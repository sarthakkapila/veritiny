==> flow/design.v <==
module InstructionFetchUnit (
    input logic clk,
    input logic reset,
    input logic branch_taken,
    input logic [31:0] branch_target,
    output logic [31:0] pc,
    output logic [31:0] instruction
);
    logic [31:0] pc_reg;
    logic [31:0] instruction_memory [0:255];
    initial begin
        instruction_memory[0] = 32'hE3A00001;  
        instruction_memory[1] = 32'hE3A01002;  
    end
    always_ff @(posedge clk or posedge reset) begin
        if (reset) begin
            pc_reg <= 32'b0;
        end else begin
            if (branch_taken) begin
                pc_reg <= branch_target;
            end else begin
                pc_reg <= pc_reg + 4;
            end
        end
    end
    assign pc = pc_reg;
    always_ff @(posedge clk) begin
        instruction <= instruction_memory[pc_reg >> 2];
    end
endmodule
### Step by step through the tools: InstructionFetchUnit

What the tools print for InstructionFetchUnit, step after step.
Line numbers count from 1 in the design file above.
Library cell names are shortened.
Not given: -

| design | value |
|---|---|
| top module | InstructionFetchUnit |
| clock port | clk |
| cell library | sky130hd |
| library corner | tt_025C_1v80 |

### Elaborated design

Yosys after proc, flatten, opt, wreduce and memory -nomap, before mapping. Enables and synchronous resets that opt folds into registers are not counted as muxes. Memory bits, and registers merged into a memory's read port (data or address), are not among the register bits. Print and check cells are not counted. Equal cells are merged and count once.
Memory sizes are those after Yosys's memory passes, which may raise the word count (mostly to a power of two), join words into wider ones and drop unused or constant bits.

| storage and ports | value |
|---|---|
| latch bits | 0 |
| elaborated cells | 5 |
| bits of input ports | 35 |
| word width x clocked read ports | 3 |
| ROM bits | 768 |
| memory bits (writable) | 0 |
| flip-flop bits (word level) | 64 |
| memories kept | 1 |

| cells by class | value |
|---|---|
| divide/modulo/power cells | 0 |
| mux-type cells | 1 |
| reduce/logical cells | 0 |
| equality and inequality tests | 0 |
| multiply operators | 0 |
| magnitude comparators | 0 |
| add/sub/neg operators | 1 |
| shift operators | 0 |
| bitwise operators | 0 |

Memory list:

| memory | words | bits a word | read ports | write ports | line | source |
|---|---|---|---|---|---|---|
| instruction_memory | 256 | 3 | 1 | 0 | 10 | `logic [31:0] instruction_memory [0:255];` |

Operators by type and width:

| operator | number |
|---|---|
| adder 32 x 3 -> 32 bit with constant B | 1 |
| two-way mux 32 bit | 1 |

### Logic depth

Depth = most cells in a row (Yosys ltp): at word level without a register or memory, in the mapped netlist without a sequential cell, where the memories' decode and read muxes count.

| depth | value |
|---|---|
| depth after elaboration | 2 |
| ABC_AREA | 0 |
| gate-level depth with buffers | 7 |
| mapped depth without buffers | 5 |

### After synthesis

The flow's flattened synthesis, as Yosys stat reports it; memories are mapped. The netlist is that of the ABC_AREA named above (0 if unset); the other value can give another one.
Totals and module areas in this step are rounded.

| synthesis totals | value |
|---|---|
| cell area after synthesis | 2110 um^2 |
| buffer cells | 44 |
| flip-flops | 34 |
| mapped cells | 236 |
| sequential part of the area | 841 um^2 |

Cell types:

| cell type | number | total area (um^2) |
|---|---|---|
| dfrtp_1 | 32 | 800.768 |
| buf_4 | 30 | 225.216 |
| or4_1 | 15 | 112.608 |
| nand2_1 | 24 | 90.086 |
| nand4_1 | 13 | 81.328 |
| o31ai_1 | 10 | 75.072 |
| xor2_1 | 8 | 70.067 |
| a31oi_1 | 11 | 68.816 |
| o21ai_0 | 13 | 65.062 |
| nand3_1 | 10 | 50.048 |
| nor2_1 | 13 | 48.797 |
| and4_1 | 5 | 43.792 |
| clkbuf_1 | 11 | 41.29 |
| dfxtp_1 | 2 | 40.038 |
| mux2_2 | 3 | 33.782 |
| xnor2_1 | 3 | 26.275 |
| and2_1 | 4 | 25.024 |
| buf_6 | 2 | 22.522 |

Other cell types: 20; their cells: 27.

### Timing after synthesis

Path of least setup slack by OpenSTA after synthesis, without wires, with an ideal clock, recovery checks aside; 20% of the period is set as input and as output delay. Where synthesis merged equal registers, the netlist keeps one of their names.

| path after synthesis | value |
|---|---|
| path type | flip-flop to flip-flop |
| start point | reg pc_reg[10] |
| end point | reg pc_reg[26] |
| period | 2.32 ns |
| stages | 7 |
| delay of the path | 2.049 ns |
| time at the first pin | 0.000 ns |
| setup slack | 0.271 ns |
| arrival time | 1.967 ns |
| period reached after synthesis | 2.049 ns |

"delay of the path" is the arrival time less input delay plus setup time.
"stages" counts driving pins, that of a launching flip-flop among them; a cell with two outputs on the path counts twice.
"period reached after synthesis" is the clock period less the worst setup slack; recovery checks do not enter. This is arithmetic on one report: input and output delays are still those of the set period (20% each).
The rows between start and end are the longest chain of elaborated cells between them; the timing report does not say that the signal goes this way. Where chains are equally long, one stands for them.
A line is the first line of the expression or statement that the cell stems from. Yosys adds cells for indexed reads and writes and turns some case tables into memories.
At most two assigning lines are given for a register; there are more.

| between the ends, after synthesis | value |
|---|---|
| cells stage by stage | dfrtp_1 > nand3_2 > or4_4 > buf_6 > buf_6 > or4_1 > a31oi_1 |
| length of the longest elaborated chain | 2 |

Ends and longest elaborated chain, after synthesis:

| item | line | source |
|---|---|---|
| start: declaration | 9 | `logic [31:0] pc_reg;` |
| start: assignment | 20 |  |
| start: assignment | 22 | `pc_reg <= pc_reg + 4;` |
| adder 32 x 3 -> 32 bit | 22 |  |
| two-way mux 32 bit | 19 | `if (branch_taken) begin` |
| end: assignment | 20 |  |
| end: assignment | 22 |  |
| end: declaration | 9 |  |

### Path in the finished layout

From the final timing report of job 1: the path of least setup slack in the routed layout; clock arrival at registers is part of the times.

| path after layout | value |
|---|---|
| path type | input port to flip-flop |
| start point | in branch_taken |
| end point | reg pc_reg[18] |
| stages | 5 |
| time at the first pin | 0.85 ns |
| setup slack | 1.35 ns |
| arrival time | 3.07 ns |
| period | 4.25 ns |

The rows between start and end are the longest chain of elaborated cells between them; the timing report does not say that the signal goes this way. Where chains are equally long, one stands for them.
At most two assigning lines are given for a register; there are more.

| between the ends, after layout | value |
|---|---|
| cells stage by stage | clkdlybuf4s50_1 > buf_4 > clkinv_1 > o211a_1 > a211o_1 |
| length of the longest elaborated chain | 1 |

Ends and longest elaborated chain, after layout:

| item | line | source |
|---|---|---|
| start: declaration | 4 | `input logic branch_taken,` |
| two-way mux 32 bit | 19 | `if (branch_taken) begin` |
| end: assignment | 20 |  |
| end: assignment | 22 | `pc_reg <= pc_reg + 4;` |
| end: declaration | 9 | `logic [31:0] pc_reg;` |

==> runs of InstructionFetchUnit <==
Stored flow runs of InstructionFetchUnit (2 of them; Yosys, OpenROAD, sky130hd). They differ in their settings and are not a sequence. Constraints: input delay and output delay 20% of the set period each, output load 0.01 pF.
"power consumption": no workload was simulated; the value follows from the tool's default switching activity.
Values from the reports are rounded here.
Among the settings, - means not set for that run.

| run name | period_ns | CORE_UTILIZATION | SETUP_SLACK_MARGIN | PLACE_DENSITY_LB_ADDON | ABC_AREA | CTS_CLUSTER_DIAMETER | SLEW_MARGIN | MIN_ROUTING_LAYER | MAX_ROUTING_LAYER | CAP_MARGIN | CORE_MARGIN | PLACE_DENSITY | GPL_TIMING_DRIVEN | utilization after layout | worst setup slack after layout (ns) | std-cell area (final layout) (um^2) | die footprint (um^2) | sum of negative setup slack (ns) | mapped cell area after synthesis (um^2) | power consumption (mW) |
|---|---|---|---|---|---|---|---|---|---|---|---|---|---|---|---|---|---|---|---|---|
| job 1 | 4.25 | 15 | 0.38 | 0.09 | 0 | 99 | 0 | met2 | met5 | 20 | 2 | - | - | 0.218 | 1.35 | 3010 | 15100 | 0.000 | 2110 | 0.983 |
| job 2 | 4.24 | 22 | 1.09 | - | 1 | 399 | 30 | - | - | 20 | 5 | 0.71 | 1 | 0.304 | 1.99 | 3110 | 12600 | 0.000 | 2290 | 0.862 |
